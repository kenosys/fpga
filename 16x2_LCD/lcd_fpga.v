==> flow/design.v <==
 module lcd_16x2_8bit (
	input [7:0]data,			
	input clk, rst, start, cd,	
	output [7:0]lcd_data,
	output rs, en, 
	output reg done_tick
);
localparam [2:0]	idle	=	3'b000,
					load	=	3'b001,
					wait1	=	3'b010,
					wait2 	= 	3'b011,
					done	=	3'b100;
reg [2:0]state_reg,state_next;
reg [15:0]count_reg;
wire [15:0]count_next;
reg [7:0]lcd_data_reg, lcd_data_next;
reg rs_reg, rs_next, en_reg, en_next, c_load_reg, c_load_next;
wire c_1ms, c_h1ms;
always@(posedge clk, negedge rst)
begin
	if(!rst)
	begin
		state_reg <= idle;
		c_load_reg <= 0;
		en_reg <= 0;
		rs_reg <= 0;
		lcd_data_reg <= 0;
		count_reg <= 0;
	end
	else
	begin
		state_reg <= state_next;
		c_load_reg <= c_load_next;
		en_reg <= en_next;
		rs_reg <= rs_next;
		lcd_data_reg <= lcd_data_next;
		count_reg <= count_next;
	end
end
assign count_next = (c_load_reg)?(count_reg + 1'b1):16'd0;
assign c_1ms = (count_reg == 16'd50000);
assign c_h1ms = (count_reg == 16'd25000);
always@*
begin
	state_next = state_reg;
	rs_next = rs_reg;
	en_next = en_reg;
	lcd_data_next = lcd_data_reg;
	done_tick = 0;
	c_load_next = c_load_reg;
	case(state_reg)
		idle:
		begin
			if(start)
				state_next = load;
		end
		load:
		begin
			state_next = wait1;
			lcd_data_next = data;
			rs_next = cd;
		end
		wait1:
		begin
			c_load_next = 1;
			en_next = 1;
			if(c_1ms)
			begin
				state_next = wait2;
				en_next = 0;
				c_load_next = 0;
			end
		end
		wait2:
		begin
			c_load_next= 1;
			if(c_h1ms)
			begin
				state_next = done;
				c_load_next = 0;
			end
		end
		done:
		begin
			done_tick = 1;
			state_next = idle;
		end
endcase
end
assign lcd_data = lcd_data_reg;
assign en = en_reg;
assign rs = rs_reg;
endmodule
 module lcd_fpga (
	input clk,rst,start,
	output rs,en,
	output [7:0]lcd_data
);
parameter SIZE = 5'd16;	 
reg [7:0]mem[0:SIZE-1];
reg [7:0]data_reg, data_next;
reg [1:0]state_reg, state_next;
reg [3:0]count_reg, count_next;
reg cd_next, cd_reg;
reg d_start_reg, d_start_next;
wire done_tick;
initial
begin
	mem[0] = 8'h38;		 
	mem[1] = 8'h06;		 
	mem[2] = 8'h0E;		 
	mem[3] = 8'h01;		 
	mem[4] = 8'h48;		 
	mem[5] = 8'h45;		 
	mem[6] = 8'h4C;		 
	mem[7] = 8'h4C;		 
	mem[8] = 8'h4F;		 
	mem[9] = 8'h20;		 
	mem[10] = 8'h57;	 
	mem[11] = 8'h4F;	 
	mem[12] = 8'h52;	 
	mem[13] = 8'h4C;	 
	mem[14] = 8'h44;	 
	mem[15] = 8'h21;	 
end	
localparam [1:0]	IDLE 		= 2'b00,
					INIT 		= 2'b01,
					DISP 		= 2'b10,
					FIN 		= 2'b11;
lcd_16x2_8bit DUT (
	.data(data_reg),
	.clk(clk), 
	.rst(rst), 
	.start(d_start_reg), 
	.cd(cd_reg),
	.lcd_data(lcd_data),
	.rs(rs), 
	.en(en), 
	.done_tick(done_tick)
	);
always@(posedge clk, negedge rst)
begin
	if(!rst)
	begin
		state_reg 	<= IDLE;
		count_reg 	<= 0;
		data_reg 	<= 0;
		cd_reg 		<= 0;
		d_start_reg <= 0;
	end
	else
	begin
		state_reg 	<= state_next;
		count_reg 	<= count_next;
		data_reg 	<= data_next;
		cd_reg 		<= cd_next;
		d_start_reg <= d_start_next;
	end
end
always@*
begin
	state_next = state_reg;
	count_next = count_reg;
	data_next = data_reg;
	cd_next = cd_reg;
	d_start_next = d_start_reg;
	case(state_reg)
		IDLE:
		begin
			if(!start)
				state_next = INIT;
		end		
		INIT:	 
		begin
			data_next = mem[count_reg];
			d_start_next = 1'b1;
			cd_next = 0;
			if(done_tick)
			begin
				d_start_next = 0;
				count_next = count_reg+1'b1;
				if(count_reg > 8'd2)
					state_next = DISP;
			end
		end
		DISP:	 
		begin
			data_next = mem[count_reg];
			d_start_next = 1'b1;
			cd_next = 1;
			if(done_tick)
			begin
				d_start_next = 0;
				count_next = count_reg+1'b1;
				if(count_reg > SIZE-2)
					state_next = FIN;
			end
		end
		FIN:
		begin
			data_next = 0;
			d_start_next = 0;
			cd_next = 0;
			state_next = IDLE;
		end
	endcase
end
endmodule
---- Step by step through the tools: lcd_fpga ----
Tool output for the design above, in the order of the flow.
Line numbers count from 1 in the design file above.
Library cell names are shortened.
Not given: --
inputs
  top ..................................... lcd_fpga
  clock port .............................. clk
  standard-cell library ................... sky130hd
  library corner .......................... tt_025C_1v80

---- Elaborated design ----
Yosys after proc, flatten, opt, wreduce and memory -nomap, before mapping. Memory bits, and registers merged into a memory's read port (data or address), are not among the register bits. Print and check cells are not counted. Equal cells are merged and count once.
Memory sizes are those after Yosys's memory passes, which may raise the word count (mostly to a power of two), join words into wider ones and drop unused or constant bits.
storage and ports
  flip-flop bits (word level) ............. 46
  ROM bits ................................ 112
  memory cells ............................ 1
  word-level cells ........................ 66
memory list
  memory  depth  bits a word  read ports  write ports  RTL line  RTL
  mem     16     7            1           0            100       reg [7:0]mem[0:SIZE-1];
cells by class
  multiplexer cells ....................... 21
  eq/ne operators ......................... 18
  reduce/logical cells .................... 10
  bitwise operators ....................... 1
  add/sub/neg operators ................... 2
  magnitude comparators ................... 2
operators by type and width
  operator                                                               number
  16-bit by 1-bit adder with 16-bit output (second input constant)       1
  16-bit by 15-bit == test with 1-bit output (second input constant)     1
  16-bit == test (second input constant)                                 1
  8-bit parallel mux with 2-bit select                                   1
  16-bit two-way mux                                                     1
  3-bit parallel mux with 5-bit select                                   1
  2-bit by 1-bit != test with 1-bit output (second input constant)       5
  2-bit two-way mux                                                      5
  3-bit two-way mux                                                      3
  2-bit != test (second input constant)                                  4
  2-bit parallel mux with 4-bit select                                   1
  4-bit two-way mux                                                      2
  2-bit OR reduction                                                     3
  3-bit by 2-bit == test with 1-bit output (second input constant)       2
  1-bit parallel mux with 2-bit select                                   3
  5-bit AND reduction                                                    1
  5-bit nonzero test                                                     1
  2-bit == test (second input constant)                                  2
  4-bit by 1-bit adder with 4-bit output (second input constant)         1
  4-bit by 2-bit > comparator with 1-bit output (second input constant)  1
  4-bit > comparator (second input constant)                             1
  4-bit AND reduction                                                    1
  1-bit two-way mux                                                      4
  3-bit by 1-bit == test with 1-bit output (second input constant)       1
  3-bit == test (second input constant)                                  1
  3-bit logical NOT                                                      1
  2-bit by 1-bit == test with 1-bit output (second input constant)       1
  2-bit logical NOT                                                      1
Not listed: further kinds 3, cells in them 3.

---- Depth ----
Longest topological path by Yosys (ltp), each cell counted once; first at word level (registers and memories cut), then after technology mapping (sequential cells cut; the memories' decode and read muxes count).
logic depth
  depth in word-level cells ............... 4
  ABC_AREA ................................ 0
  gate-level depth with buffers ........... 6
  gate-level depth less buffers ........... 6

---- Synthesis result ----
Source: synth_stat.txt of the flow (Yosys; design flattened, memories mapped). It holds for the ABC_AREA given above (unset counts as 0); a run with the other value may have another netlist.
Totals and module areas in this step are rounded.
cells by type
  cell      number  total area (um^2)
  dfrtp_1   46      1.15E+03
  ha_1      9       112.608
  mux2_2    8       90.086
  nor2_1    24      90.086
  o21ai_0   17      85.082
  nand2_1   17      63.811
  xnor2_1   7       61.309
  dfstp_2   2       52.55
  inv_1     14      52.55
  xor2_1    6       52.55
  a21oi_1   8       40.038
  nand3_1   8       40.038
  nand4_1   6       37.536
  o31ai_1   5       37.536
  a22o_1    3       26.275
  nand2b_1  4       25.024
  clkbuf_1  6       22.522
  mux4_2    1       22.522
Other cell types: 24; their cells: 36.
mapped netlist
  cells in the netlist .................... 227
  mapped flip-flops ....................... 48
  area of sequential cells ................ 1204 um^2
  cell area after synthesis ............... 2333 um^2
By module: a second synthesis without flattening, with its own total; a netlist apart from the flattened one above.
unflattened totals
  cells (unflattened synthesis) ........... 212
  area total of the unflattened synthesis .. 2427 um^2
Each row is one instance without its submodules.
modules
  module         times used  area (um^2)  cells
  lcd_16x2_8bit  1           1471         125
  lcd_fpga       1           955.9        87

---- Worst setup path after synthesis ----
Path of least setup slack by OpenSTA after synthesis, without wires, with an ideal clock, recovery checks aside; 20% of the period is set as input and as output delay. Where synthesis merged equal registers, the netlist keeps one of their names.
path after synthesis
  kind .................................... flip-flop to flip-flop
  start ................................... register count_reg[0]
  end ..................................... register data_reg[1]
  setup slack ............................. 1070 ps
  path delay .............................. 1540 ps
  stages on the path ...................... 7
  arrival time ............................ 1419 ps
  setup time .............................. 121 ps
  buffers on the path ..................... 0
  data required time ...................... 2489 ps
  clock period ............................ 2610 ps
  synthesis period reached ................ 1540 ps
"path delay" = arrival - input delay + setup time.
"stages on the path": output pins that drive a net of the path, with the launching flip-flop's if there is one; two outputs of one cell count as two.
"synthesis period reached" = period - worst setup slack (recovery checks aside). The figure is calculated, with input and output delays left at 20% of the set period.
Between the ends stands the longest chain of elaborated cells between them, by number of cells; it is not shown to be the way that was timed. Of several equally long chains one is given.
A line is the first line of the expression or statement that the cell stems from. Yosys adds cells for indexed reads and writes and turns some case tables into memories.
The chain passes a memory read, where the word-level depth is cut; so it can be longer than that depth.
on the way, after synthesis
  path through ............................ dfrtp_1 > inv_1 > ha_1 > nand2b_1 > a21boi_0 > o32ai_1 > a22o_1
  cells in the longest elaborated chain ... 2
  elaborated cells on any way between the ends .. 2
  those cells by class .................... mux (1); memory (1)
RTL lines, path after synthesis
  element                               RTL line  RTL
  start, declared                       103       reg [3:0]count_reg, count_next;
  start, assigned                       146       count_reg <= 0;
  start, assigned                       154       count_reg <= count_next;
  memory 16 x 7 bit                     100       reg [7:0]mem[0:SIZE-1];
  8-bit parallel mux with 2-bit select  167       case(state_reg)
  end, assigned                         147       data_reg <= 0;
  end, assigned                         155       data_reg <= data_next;
  end, declared                         101       reg [7:0]data_reg, data_next;
Some nets on the timed path still bear RTL names; the line given drives or declares the net.
nets with RTL names, path after synthesis
  net            RTL line
  count_next[0]  167
  count_next[1]  167

---- Timing after layout ----
From the final timing report of flow run A: the path of least setup slack in the routed layout; clock arrival at registers is part of the times.
The report prints the path's times to 10 ps; the period is as set.
path post-layout
  kind .................................... flip-flop to flip-flop
  start ................................... register count_reg[1]
  end ..................................... register data_reg[1]
  stages on the path ...................... 7
  setup time .............................. 100 ps
  buffers on the path ..................... 0
  data required time ...................... 2170 ps
  setup slack ............................. 300 ps
  arrival time ............................ 1860 ps
  clock period ............................ 1970 ps
Between the ends stands the longest chain of elaborated cells between them, by number of cells; it is not shown to be the way that was timed. Of several equally long chains one is given.
The chain passes a memory read, where the word-level depth is cut; so it can be longer than that depth.
on the way, post-layout
  path through ............................ dfrtp_1 > inv_1 > ha_1 > nand2b_1 > a21boi_0 > o32ai_1 > a22o_1
  cells in the longest elaborated chain ... 2
  elaborated cells on any way between the ends .. 2
  those cells by class .................... mux (1); memory (1)
RTL lines, path post-layout
  element                               RTL line  RTL
  start, declared                       103       reg [3:0]count_reg, count_next;
  start, assigned                       146       count_reg <= 0;
  start, assigned                       154       count_reg <= count_next;
  memory 16 x 7 bit                     100       reg [7:0]mem[0:SIZE-1];
  8-bit parallel mux with 2-bit select  167       case(state_reg)
  end, assigned                         147       data_reg <= 0;
  end, assigned                         155       data_reg <= data_next;
  end, declared                         101       reg [7:0]data_reg, data_next;
Some nets on the timed path still bear RTL names; the line given drives or declares the net.
nets with RTL names, path post-layout
  net            RTL line
  count_next[1]  167

==> runs of lcd_fpga <==
Settings and measured results of 2 stored flow runs for module lcd_fpga (sky130hd), not sorted in any way. The constraints put input and output delay at 20% of the set period each and load the outputs with 0.01 pF.
"clock period reached": clock period set for the run, less the worst setup slack. It is reckoned from that one timing run; input and output delays stay at 20% of the period that was set.
"critical setup path time": the worst setup path's part of the clock period (all of it between registers, 20% less for each end at a port) less its slack. A launch clock that arrives late makes it longer, a capture clock that arrives late makes it shorter.
By "total power after layout" is meant OpenSTA's value without simulated activity: inputs other than the clock are taken to toggle once in ten clock periods, and the tool carries that through the logic.
"critical setup path time" is given in steps of 10 ps.
Results are given in rounded form.

---- flow run A ----
settings
  period_ns = 1.97
  CORE_UTILIZATION = 24
  PLACE_DENSITY_LB_ADDON = 0.27
  CORE_MARGIN = 9
  CELL_PAD_IN_SITES_DETAIL_PLACEMENT = 0
  TNS_END_PERCENT = 15
  ABC_AREA = 0
  CAP_MARGIN = 15
  MAX_ROUTING_LAYER = met4
  SLEW_MARGIN = 20
results
  chip area in the Yosys report ........... 2333 um^2
  overall die area ........................ 13600 um^2
  standard-cell area after routing ........ 2703 um^2
  utilization after routing ............... 0.29
  worst setup slack after layout .......... 302 ps
  final setup TNS ......................... 0 ps
  total power after layout ................ 1.607 mW
  clock period reached .................... 1668 ps
  critical setup path time ................ 1670 ps
  kind of the worst setup path ............ flip-flop to flip-flop

---- flow run B ----
settings
  period_ns = 2.35
  CORE_UTILIZATION = 28
  PLACE_DENSITY_LB_ADDON = 0.07
  CELL_PAD_IN_SITES_DETAIL_PLACEMENT = 1
  TNS_END_PERCENT = 85
  GPL_ROUTABILITY_DRIVEN = 1
  CTS_CLUSTER_DIAMETER = 136
  CAP_MARGIN = 35
  SLEW_MARGIN = 20
  MIN_ROUTING_LAYER = met2
  CORE_MARGIN = 2
results
  chip area in the Yosys report ........... 2333 um^2
  overall die area ........................ 9080 um^2
  standard-cell area after routing ........ 2650 um^2
  utilization after routing ............... 0.326
  worst setup slack after layout .......... 607 ps
  final setup TNS ......................... 0 ps
  total power after layout ................ 1.363 mW
  clock period reached .................... 1743 ps
  critical setup path time ................ 1740 ps
  kind of the worst setup path ............ flip-flop to flip-flop
